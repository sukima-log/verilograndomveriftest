==> flow/design.v <==
`timescale 1ps/1ps
`default_nettype none
module counter #(
    parameter P_BASE = 'd32  
,   parameter P_BIT  = 'd32  
) (
    input   wire                    clk          
,   input   wire                    resetn       
,   input   wire                    enable       
,   input   wire                    up_dw        
,   input   wire                    wenable      
,   input   wire [(P_BIT-1):0]      wcount       
,   output  reg  [(P_BIT-1):0]      count        
,   output  wire                    carry        
);
    wire w_wenable = wenable & (wcount < P_BASE);
    wire w_upflag = ~(count+1 < P_BASE);
    wire w_dwflag = (count == 'd0);
    always @(posedge clk or negedge resetn) begin
        if (!resetn) begin
            count   <=  {P_BIT{1'b0}};
        end else if (w_wenable) begin
            count   <=  wcount;
        end else if (enable) begin
            if (up_dw & w_upflag) begin
                count   <=  {P_BIT{1'b0}};
            end else if (up_dw) begin
                count   <=  count + 'd1;
            end else if (!up_dw & w_dwflag) begin
                count   <=  (P_BASE - 'd1);
            end else if (!up_dw) begin
                count   <=  count - 'd1;
            end
        end
    end
    assign carry = ((w_upflag & up_dw) | (w_dwflag & !up_dw)) & enable;
endmodule  
`default_nettype wire
== Step by step through the tools: counter ==
The steps from the RTL of counter to its reports follow in flow order.
Lines are those of the file above, counted from 1.
Not given: --

* Design top: counter
* Clock: clk
* Standard-cell library: sky130hd
* Corner: tt_025C_1v80

== Word-level counts ==
Counts by Yosys on the flattened word-level netlist (proc, flatten, opt, wreduce; memories kept). Register bits leave out memories and registers merged into their read ports (data or address). Print and check cells are left out. Cells with the same type and inputs are merged into one.

* Memory bits (writable): 0
* ROM bits: 0
* Input bits: 37
* Word width x clocked read ports: 0
* Cells after elaboration: 19
* Latch bits: 0
* Register bits after elaboration: 32
* Output and inout bits: 33
* Memories: 0

* Magnitude comparators: 2
* Divide/modulo/power cells: 0
* Equality and inequality tests: 0
* $mul: 0
* Add/subtract/negate cells: 2
* Mux-type cells: 5
* Shift operators: 0
* Bitwise gates (word level): 6
* Reductions and logical operators: 3

{| class="wikitable"
|+ Operators with widths
! operator !! count
|-
| two-way mux 32 bit || 5
|-
| less-than comparator 32 x 6 -> 1 bit (second input constant) || 2
|-
| adder 32 x 1 -> 32 bit (second input constant) || 1
|-
| subtractor 32 x 1 -> 32 bit (second input constant) || 1
|-
| zero test 32 bit || 1
|-
| bitwise AND 1 bit || 4
|-
| nonzero test 2 bit || 1
|-
| bitwise OR 1 bit || 1
|-
| NOT 1 bit || 1
|-
| zero test 1 bit || 1
|}

== Depth ==
Yosys ltp: most cells in a row. Word level: on the elaborated netlist, between registers, memories and ports. Mapped: between sequential cells and ports; inverters and the memories' decode and read muxes count.

* Depth in word-level cells: 7
* ABC_AREA: 0
* Depth in mapped cells: 11
* Gate-level depth less buffers: 8

== Synthesis result ==
Source: synth_stat.txt of the flow (Yosys; design flattened, memories mapped). It holds for the ABC_AREA given above (unset counts as 0); a run with the other value may have another netlist.

* Standard cells after synthesis: 424
* Synthesis area: 3138.0 sq um
* Sequential area: 800.8 sq um
* Flip-flops: 32

{| class="wikitable"
|+ Cells by type
! cell !! count !! area in all (sq um)
|-
| sky130_fd_sc_hd__dfrtp_1 || 32 || 800.768
|-
| sky130_fd_sc_hd__o21ai_0 || 37 || 185.178
|-
| sky130_fd_sc_hd__nor2_1 || 42 || 157.651
|-
| sky130_fd_sc_hd__nand2_1 || 35 || 131.376
|-
| sky130_fd_sc_hd__o31ai_1 || 16 || 120.115
|-
| sky130_fd_sc_hd__nand4_1 || 19 || 118.864
|-
| sky130_fd_sc_hd__nor4_1 || 18 || 112.608
|-
| sky130_fd_sc_hd__a21oi_1 || 21 || 105.101
|-
| sky130_fd_sc_hd__clkbuf_1 || 28 || 105.101
|-
| sky130_fd_sc_hd__nand3_1 || 20 || 100.096
|-
| sky130_fd_sc_hd__nor3_1 || 16 || 80.077
|-
| sky130_fd_sc_hd__or4_1 || 10 || 75.072
|-
| sky130_fd_sc_hd__xnor2_1 || 8 || 70.067
|-
| sky130_fd_sc_hd__xor2_1 || 8 || 70.067
|-
| sky130_fd_sc_hd__o41ai_1 || 6 || 52.55
|-
| sky130_fd_sc_hd__inv_1 || 13 || 48.797
|-
| sky130_fd_sc_hd__or3_1 || 7 || 43.792
|-
| sky130_fd_sc_hd__nand4_4 || 2 || 42.541
|}

Other cell types: 45; their cells: 86.

== Timing after synthesis ==
OpenSTA on the mapped netlist: ideal clock, no wires. The path of least setup slack (recovery checks aside). Input and output delay are each 20% of the period. Register names are those of the netlist, which keeps one name where synthesis merged equal registers.

* Path kind: flip-flop to output port
* Start: register count[12]
* End: output carry
* Arrival: 2660 ps
* Clock period: 3950 ps
* Setup slack: 500 ps
* Buffers on the path: 2
* External output delay: 790 ps
* Path delay: 2660 ps
* Stages on the path: 10
* Time at the first pin: 0 ps
* Synthesis period reached: 3450 ps

"path delay" = arrival - input delay + setup time.
A path that ends at an output port has no setup time.
"stages on the path" counts driving pins, that of a launching flip-flop among them; a cell with two outputs on the path counts twice.
"synthesis period reached" = period - worst setup slack (recovery checks aside). The figure is calculated, with input and output delays left at 20% of the set period.
The rows between start and end are the longest chain of elaborated cells between them; the timing report does not say that the signal goes this way. Where chains are equally long, one stands for them.
A line is the first line of the expression or statement that the cell stems from. Yosys adds cells for indexed reads and writes and turns some case tables into memories.
A register here has more assigning lines than the two given.

* Path through: sky130_fd_sc_hd__dfrtp_1 > sky130_fd_sc_hd__buf_4 > sky130_fd_sc_hd__nand4_2 > sky130_fd_sc_hd__or4_1 > sky130_fd_sc_hd__buf_2 > sky130_fd_sc_hd__a2111o_1 > sky130_fd_sc_hd__a22o_1 > sky130_fd_sc_hd__nor4_4 > sky130_fd_sc_hd__nand4_4 > sky130_fd_sc_hd__o211a_1
* Cells in the longest elaborated chain: 6
* Elaborated cells on any way between the ends: 8
* Classes of those cells: 1 x add/sub; 1 x compare; 5 x logic; 1 x reduce/logical

{| class="wikitable"
|+ Ends and longest elaborated chain, after synthesis
! element !! line !! text
|-
| from (decl) || 13 || <nowiki>,   output  reg  [(P_BIT-1):0]      count</nowiki>
|-
| from (assign) || 23 || <nowiki>count   <=  wcount;</nowiki>
|-
| from (assign) || 28 || <nowiki>count   <=  count + 'd1;</nowiki>
|-
| adder 32 x 1 -> 32 bit || 17 || <nowiki>wire w_upflag = ~(count+1 < P_BASE);</nowiki>
|-
| less-than comparator 32 x 6 -> 1 bit || 17 ||
|-
| NOT 1 bit || 17 ||
|-
| bitwise AND 1 bit || 36 || <nowiki>assign carry = ((w_upflag & up_dw) | (w_dwflag & !up_dw)) & enable;</nowiki>
|-
| bitwise OR 1 bit || 36 ||
|-
| bitwise AND 1 bit || 36 ||
|-
| to (decl) || 14 || <nowiki>,   output  wire                    carry</nowiki>
|}

== Worst path after layout ==
From the final timing report of run 1: the path of least setup slack in the routed layout; clock arrival at registers is part of the times.
The report prints the path's times to 10 ps; the period is as set.

* Path kind: flip-flop to output port
* Start: register count[0]
* End: output carry
* External output delay: 460 ps
* Setup slack: -960 ps
* Arrival: 2800 ps
* Stages on the path: 12
* Time at the first pin: 300 ps
* Buffers on the path: 4
* Clock period: 2290 ps

The rows between start and end are the longest chain of elaborated cells between them; the timing report does not say that the signal goes this way. Where chains are equally long, one stands for them.
A register here has more assigning lines than the two given.

* Path through: sky130_fd_sc_hd__dfrtp_1 > sky130_fd_sc_hd__ha_1 > sky130_fd_sc_hd__buf_4 > sky130_fd_sc_hd__nand4_1 > sky130_fd_sc_hd__nor4_2 > sky130_fd_sc_hd__buf_4 > sky130_fd_sc_hd__nand3_1 > sky130_fd_sc_hd__o21ai_0 > sky130_fd_sc_hd__buf_4 > sky130_fd_sc_hd__nand4_4 > sky130_fd_sc_hd__o211a_1 > sky130_fd_sc_hd__buf_2
* Cells in the longest elaborated chain: 6
* Elaborated cells on any way between the ends: 8
* Classes of those cells: 1 x add/sub; 1 x compare; 5 x logic; 1 x reduce/logical

{| class="wikitable"
|+ Ends and longest elaborated chain, after layout
! element !! line !! text
|-
| from (decl) || 13 || <nowiki>,   output  reg  [(P_BIT-1):0]      count</nowiki>
|-
| from (assign) || 23 || <nowiki>count   <=  wcount;</nowiki>
|-
| from (assign) || 28 || <nowiki>count   <=  count + 'd1;</nowiki>
|-
| adder 32 x 1 -> 32 bit || 17 || <nowiki>wire w_upflag = ~(count+1 < P_BASE);</nowiki>
|-
| less-than comparator 32 x 6 -> 1 bit || 17 ||
|-
| NOT 1 bit || 17 ||
|-
| bitwise AND 1 bit || 36 || <nowiki>assign carry = ((w_upflag & up_dw) | (w_dwflag & !up_dw)) & enable;</nowiki>
|-
| bitwise OR 1 bit || 36 ||
|-
| bitwise AND 1 bit || 36 ||
|-
| to (decl) || 14 || <nowiki>,   output  wire                    carry</nowiki>
|}

## Implementation results

Settings and measured results of 2 stored flow runs for module counter (sky130hd), not sorted in any way. The constraints put input and output delay at 20% of the set period each and load the outputs with 0.01 pF.
"reached clock period": clock period set for the run, less the worst setup slack. It is reckoned from that one timing run; input and output delays stay at 20% of the period that was set.
"worst setup path time" means the part of the period allowed to the worst setup path (the constraints hold back 20% at inputs and 20% at outputs) less its slack; where the path has registers, the arrival times of their clocks count too.
By "power consumption" is meant OpenSTA's value without simulated activity: inputs other than the clock are taken to toggle once in ten clock periods, and the tool carries that through the logic.
"worst setup path time" is known to 10 ps.

=== Run 1 ===
{| class="wikitable"
! Setting !! Value
|-
| period_ns || 2.29
|-
| CORE_UTILIZATION || 30
|-
| SETUP_SLACK_MARGIN || 0.62
|-
| PLACE_DENSITY_LB_ADDON || 0.2
|-
| CELL_PAD_IN_SITES_GLOBAL_PLACEMENT || 2
|-
| GPL_ROUTABILITY_DRIVEN || 0
|-
| CAP_MARGIN || 20
|-
| CORE_MARGIN || 2
|-
| SLEW_MARGIN || 20
|-
! Result !! Value
|-
| Reached clock period || 3255 ps
|-
| Die footprint || 11294.4 sq um
|-
| Utilization in the final report || 57.2 %
|-
| Power consumption || 0.00909 W
|-
| Setup slack of the worst path || -965 ps
|-
| Yosys chip area after synthesis || 3138.0 sq um
|-
| Total negative setup slack || -13908 ps
|-
| Worst setup path time || 2800 ps
|-
| Worst setup path kind || flip-flop to output port
|-
| Area of the standard cells in the finished layout || 5855.6 sq um
|}

=== Run 2 ===
{| class="wikitable"
! Setting !! Value
|-
| period_ns || 3.78
|-
| CORE_UTILIZATION || 54
|-
| CAP_MARGIN || 20
|-
| CORE_MARGIN || 2
|-
| SLEW_MARGIN || 20
|-
! Result !! Value
|-
| Reached clock period || 3715 ps
|-
| Die footprint || 6436.9 sq um
|-
| Utilization in the final report || 78.5 %
|-
| Power consumption || 0.003889 W
|-
| Setup slack of the worst path || 65 ps
|-
| Yosys chip area after synthesis || 3138.0 sq um
|-
| Total negative setup slack || 0 ps
|-
| Worst setup path time || 2960 ps
|-
| Worst setup path kind || flip-flop to output port
|-
| Area of the standard cells in the finished layout || 4375.4 sq um
|}
